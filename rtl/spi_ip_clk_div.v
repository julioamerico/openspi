==> flow/design.v <==
module spi_ip_clk_div
#(
	parameter PARAM_MAX_DIV = 8  
)(
	output reg clkd_clk_out_o,                             
	output clkd_time_base_o,                               
	input clkd_enable_i,                                   
	input [clogb2(PARAM_MAX_DIV) - 1 : 0] clkd_clk_div_i,  
	input clkd_rst_n_i,                                    
	input clkd_clk_i                                       
);
function integer clogb2;
  input [31:0] value;
  reg div2;
  begin
 	  for (clogb2 = 0; value > 0; clogb2 = clogb2 + 1)
      value = value >> 1;
  end
endfunction
reg [PARAM_MAX_DIV - 1 : 0] cnt_ff;
wire [PARAM_MAX_DIV - 1 : 0] sub_clear_cnt;
wire [PARAM_MAX_DIV - 1 : 0] clk_div_dec;
wire clear_cnt;
generate
	genvar k;
	for(k = 0; k < PARAM_MAX_DIV; k = k + 1)
		begin
			if(k == 0)
				assign sub_clear_cnt[k] = 1'b1;
			else
				assign sub_clear_cnt[k] = ( cnt_ff == (2**k - 1) );
		end
endgenerate
assign clk_div_dec = {{PARAM_MAX_DIV - 1{1'b0}}, 1'b1} << clkd_clk_div_i;
assign clear_cnt = |(sub_clear_cnt & clk_div_dec);
always @(posedge clkd_clk_i)
	begin
		if(!clkd_rst_n_i)
			cnt_ff <= {PARAM_MAX_DIV{1'b0}};
		else
			begin
				if(!clkd_enable_i)
					cnt_ff <= {PARAM_MAX_DIV{1'b0}};
				else
					if(clear_cnt)
						cnt_ff <= {PARAM_MAX_DIV{1'b0}};
					else
						cnt_ff <= cnt_ff + 1'b1;
			end
	end
always @(posedge clkd_clk_i) 
	begin
		if(!clkd_rst_n_i)
			clkd_clk_out_o <= 1'b0;
		else
			if(!clkd_enable_i)
				clkd_clk_out_o <= 1'b0;
			else
				if(clear_cnt)
					clkd_clk_out_o <= ~clkd_clk_out_o;
	end
assign clkd_time_base_o = clear_cnt;
endmodule
Tool chain data of spi_ip_clk_div
What the tools print for spi_ip_clk_div, step after step.
Lines are those of the file above, counted from 1.
Library cell names are shortened.
Not given: n/a
- top: spi_ip_clk_div
- clock port: clkd_clk_i
- standard-cell library: sky130hd
- library corner: tt_025C_1v80

Word level
Source: Yosys, flattened and elaborated, memories not mapped. Widths are those after wreduce. Registers that Yosys merges into a memory's read port (data or address) are not register bits. Print and check cells do not count. Equal cells are merged and count once.
- reduce/logical cells: 3
- noted equal/unequal tests: 7
- noted shifts and indexed selects: 1
- noted add/subtract/negate cells: 1
- bitwise logic cells at 4
- operators by type and width (kind ; number):
    10-bit OR reduction ; 1
    1-bit by 4-bit left shift with 8-bit output (first input constant) ; 1
    8-bit by 1-bit adder with 8-bit output (second input constant) ; 1
    8-bit by 1-bit == test with 1-bit output (second input constant) ; 1
    8-bit by 2-bit == test with 1-bit output (second input constant) ; 1
    8-bit by 3-bit == test with 1-bit output (second input constant) ; 1
    8-bit by 4-bit == test with 1-bit output (second input constant) ; 1
    8-bit by 5-bit == test with 1-bit output (second input constant) ; 1
    8-bit by 6-bit == test with 1-bit output (second input constant) ; 1
    8-bit by 7-bit == test with 1-bit output (second input constant) ; 1
    8-bit AND ; 1
    8-bit OR reduction ; 1
    1-bit inverter ; 3
    2-bit AND reduction ; 1
- noted bits of input ports: 7
- output and inout bits at 2
- noted word-level cells: 18
- register bits after elaboration at 9

Longest topological paths
Depth = most cells in a row (Yosys ltp): at word level without a register or memory, in the mapped netlist without a sequential cell, where the memories' decode and read muxes count.
- noted word-level depth: 3
- ABC_AREA at 0
- mapped depth: 7
- gate-level depth less buffers at 7

Netlist
The flow's flattened synthesis, as Yosys stat reports it; memories are mapped. The netlist is that of the ABC_AREA named above (0 if unset); the other value can give another one.
The area totals of this step are shown rounded.
- noted sequential area: 180.2 µm²
- noted flip-flops: 9
- mapped area at 535.5 µm²
- mapped cells: 58
- buffers at 1
- cell types (cell type ; number ; total area (µm²)):
    dfxtp_1 ; 9 ; 180.173
    nor2_1 ; 12 ; 45.043
    xnor2_1 ; 3 ; 26.275
    xor2_1 ; 3 ; 26.275
    ha_1 ; 2 ; 25.024
    nor4b_4 ; 1 ; 23.773
    nand4_4 ; 1 ; 21.27
    nand3_1 ; 4 ; 20.019
    a21oi_2 ; 2 ; 17.517
    a32oi_2 ; 1 ; 16.266
    nand2_1 ; 4 ; 15.014
    nand3b_1 ; 2 ; 15.014
    nand4bb_1 ; 1 ; 11.261
    and4_2 ; 1 ; 10.01
    a22o_1 ; 1 ; 8.758
    o21ai_2 ; 1 ; 8.758
    or3b_1 ; 1 ; 8.758
    a21o_1 ; 1 ; 7.507
Other cell types: 8; their cells: 8.

Worst setup path after synthesis
Source: OpenSTA report_checks on the synthesized netlist (no wires, ideal clock, input and output delay 20% of the period each), path of least setup slack; recovery checks are left aside. Register names are those of the netlist, which keeps one name where synthesis merged equal registers.
- kind: reg2out
- from: reg cnt_ff[0]
- to: out clkd_time_base_o
- noted stages: 6
- noted time at the first pin: 0 ps
- noted path buffers: 0
- external output delay: 296 ps
- noted arrival time: 1231 ps
- noted slack: -47 ps
- period: 1480 ps
- path delay: 1231 ps
- data required time at 1184 ps
- synthesis period reached: 1527 ps
"path delay" = arrival - input delay + setup time.
A path that ends at an output port has no setup time.
"stages": output pins that drive a net of the path, with the launching flip-flop's if there is one; two outputs of one cell count as two.
"synthesis period reached" is the clock period less the worst setup slack; recovery checks do not enter. This is arithmetic on one report: input and output delays are still those of the set period (20% each).
Between the ends stands the longest chain of elaborated cells between them, by number of cells; it is not shown to be the way that was timed. Of several equally long chains one is given.
A line is the first line of the expression or statement that the cell stems from. Yosys adds cells for indexed reads and writes and turns some case tables into memories.
A register here has more assigning lines than the two given.
- cells stage by stage: dfxtp_1 -> ha_1 -> nand3_1 -> nor4b_4 -> o21ai_2 -> nand2_1
- length of the longest elaborated chain at 3
- noted elaborated cells on any way between the ends: 9
- RTL lines with such cells at 2
- those cells by class: eq/ne: 7; logic: 1; reduce/logical: 1
- ends and longest elaborated chain, post-synthesis (element ; RTL line ; source):
    from (decl) ; 20 ; reg [PARAM_MAX_DIV - 1 : 0] cnt_ff;
    from (assign) ; 39 ; cnt_ff <= {PARAM_MAX_DIV{1'b0}};
    from (assign) ; 48 ; cnt_ff <= cnt_ff + 1'b1;
    8-bit by 1-bit == test with 1-bit output ; 31 ; assign sub_clear_cnt[k] = ( cnt_ff == (2**k - 1) );
    8-bit AND ; 35 ; assign clear_cnt = |(sub_clear_cnt & clk_div_dec);
    8-bit OR reduction ; 35 ;
    to (decl) ; 6 ; output clkd_time_base_o,

Path in the finished layout
Path of least setup slack in the final report of flow run 1 (OpenROAD, finished layout, wires in). Where an end is a register, its clock arrival counts in the times.
The path's times are printed in steps of 10 ps; the period is the one set.
- kind: in2out
- from: in clkd_clk_div_i[2]
- to: out clkd_time_base_o
- period: 2230 ps
- noted arrival time: 1680 ps
- data required time at 1780 ps
- noted time at the first pin: 450 ps
- input delay at 450 ps
- noted slack: 110 ps
- noted stages: 6
- external output delay: 450 ps
- noted path buffers: 3
Between the ends stands the longest chain of elaborated cells between them, by number of cells; it is not shown to be the way that was timed. Of several equally long chains one is given.
- cells stage by stage: clkdlybuf4s50_1 -> buf_4 -> nor4b_4 -> o21ai_2 -> nand2_1 -> clkdlybuf4s15_1
- length of the longest elaborated chain at 3
- noted elaborated cells on any way between the ends: 3
- RTL lines with such cells at 2
- those cells by class: shift: 1; logic: 1; reduce/logical: 1
- ends and longest elaborated chain, after layout (element ; RTL line ; source):
    from (decl) ; 8 ; input [clogb2(PARAM_MAX_DIV) - 1 : 0] clkd_clk_div_i,
    1-bit by 4-bit left shift with 8-bit output ; 34 ; assign clk_div_dec = {{PARAM_MAX_DIV - 1{1'b0}}, 1'b1} << clkd_clk_div_i;
    8-bit AND ; 35 ; assign clear_cnt = |(sub_clear_cnt & clk_div_dec);
    8-bit OR reduction ; 35 ;
    to (decl) ; 6 ; output clkd_time_base_o,

Subject: flow runs of spi_ip_clk_div

Hi,

2 stored runs of spi_ip_clk_div in the flow (synthesis by Yosys, layout by OpenROAD, sky130hd cells), in arbitrary order. Constraints: input delay and output delay 20% of the set period each, output load 0.01 pF.
"achieved period" means the clock period less the worst setup slack. The figure is calculated, with input and output delays left at 20% of the set period.
"worst path time" is the time allowed to the run's worst setup path (the clock period less input and output delay, where it has them) less its slack. Clock arrival times count: a late capture clock shortens it, a late launch clock lengthens it.
By "total power after layout" is meant OpenSTA's value without simulated activity: inputs other than the clock are taken to toggle once in ten clock periods, and the tool carries that through the logic.
"worst path time" is known to 10 ps.
The results are shown rounded.

Flow run 1

==> flow/run.sh <==
#!/bin/bash
# the make line also repeats the synthesis and layout settings of config.mk as NAME=value (left out here)
make -C /OpenROAD-flow-scripts/flow DESIGN_CONFIG=/design/flow/config.mk WORK_HOME=/design/flow/orfs CLKGATE_MAP_FILE= finish
==> flow/config.mk <==
export PLATFORM = sky130hd
export DESIGN_NAME = spi_ip_clk_div
export DESIGN_NICKNAME = spi_ip_clk_div
export VERILOG_FILES = /design/flow/design.v
export SDC_FILE = /design/flow/constraint.sdc
export NUM_CORES = 4
export LEC_CHECK = 0
export CAP_MARGIN = 15
export CORE_ASPECT_RATIO = 0.98
export CORE_MARGIN = 10
export CORE_UTILIZATION = 47
export PLACE_DENSITY_LB_ADDON = 0.01
export SLEW_MARGIN = 20
export TNS_END_PERCENT = 65
==> flow/constraint.sdc <==
create_clock -name core_clock -period 2.23 [get_ports {clkd_clk_i}]
set_input_delay 0.4460 -clock core_clock [delete_from_list [all_inputs] [get_ports {clkd_clk_i}]]
set_output_delay 0.4460 -clock core_clock [all_outputs]
set_load 0.01 [all_outputs]

Measured in flow run 1:
- std-cell area (final layout): 740.7 µm²
- noted the sum of negative setup slack: 0 ps
- worst path time at 1230 ps
- type of the worst setup path: in2out
- area of the die at 2889 µm²
- smallest hold slack: 505 ps
- achieved period at 2125 ps
- final utilization: 73.7%
- noted the total power after layout: 332.7 uW
- synthesis area at 535.5 µm²
- noted the setup slack of the worst path: 105 ps

Flow run 2

==> flow/run.sh <==
#!/bin/bash
# the make line also repeats the synthesis and layout settings of config.mk as NAME=value (left out here)
make -C /OpenROAD-flow-scripts/flow DESIGN_CONFIG=/design/flow/config.mk WORK_HOME=/design/flow/orfs CLKGATE_MAP_FILE= finish
==> flow/config.mk <==
export PLATFORM = sky130hd
export DESIGN_NAME = spi_ip_clk_div
export DESIGN_NICKNAME = spi_ip_clk_div
export VERILOG_FILES = /design/flow/design.v
export SDC_FILE = /design/flow/constraint.sdc
export NUM_CORES = 4
export LEC_CHECK = 0
export ABC_AREA = 1
export CAP_MARGIN = 20
export CORE_MARGIN = 9
export CORE_UTILIZATION = 24
export CTS_CLUSTER_SIZE = 99
export GPL_TIMING_DRIVEN = 1
export SETUP_SLACK_MARGIN = -0.23
export SLEW_MARGIN = 20
export TNS_END_PERCENT = 90
==> flow/constraint.sdc <==
create_clock -name core_clock -period 3.29 [get_ports {clkd_clk_i}]
set_input_delay 0.6580 -clock core_clock [delete_from_list [all_inputs] [get_ports {clkd_clk_i}]]
set_output_delay 0.6580 -clock core_clock [all_outputs]
set_load 0.01 [all_outputs]

Measured in flow run 2:
- std-cell area (final layout): 754.5 µm²
- noted the sum of negative setup slack: 0 ps
- worst path time at 1630 ps
- type of the worst setup path: in2out
- area of the die at 4698 µm²
- smallest hold slack: 468 ps
- achieved period at 2949 ps
- final utilization: 32.5%
- noted the total power after layout: 221.5 uW
- synthesis area at 613.1 µm²
- noted the setup slack of the worst path: 341 ps

Regards
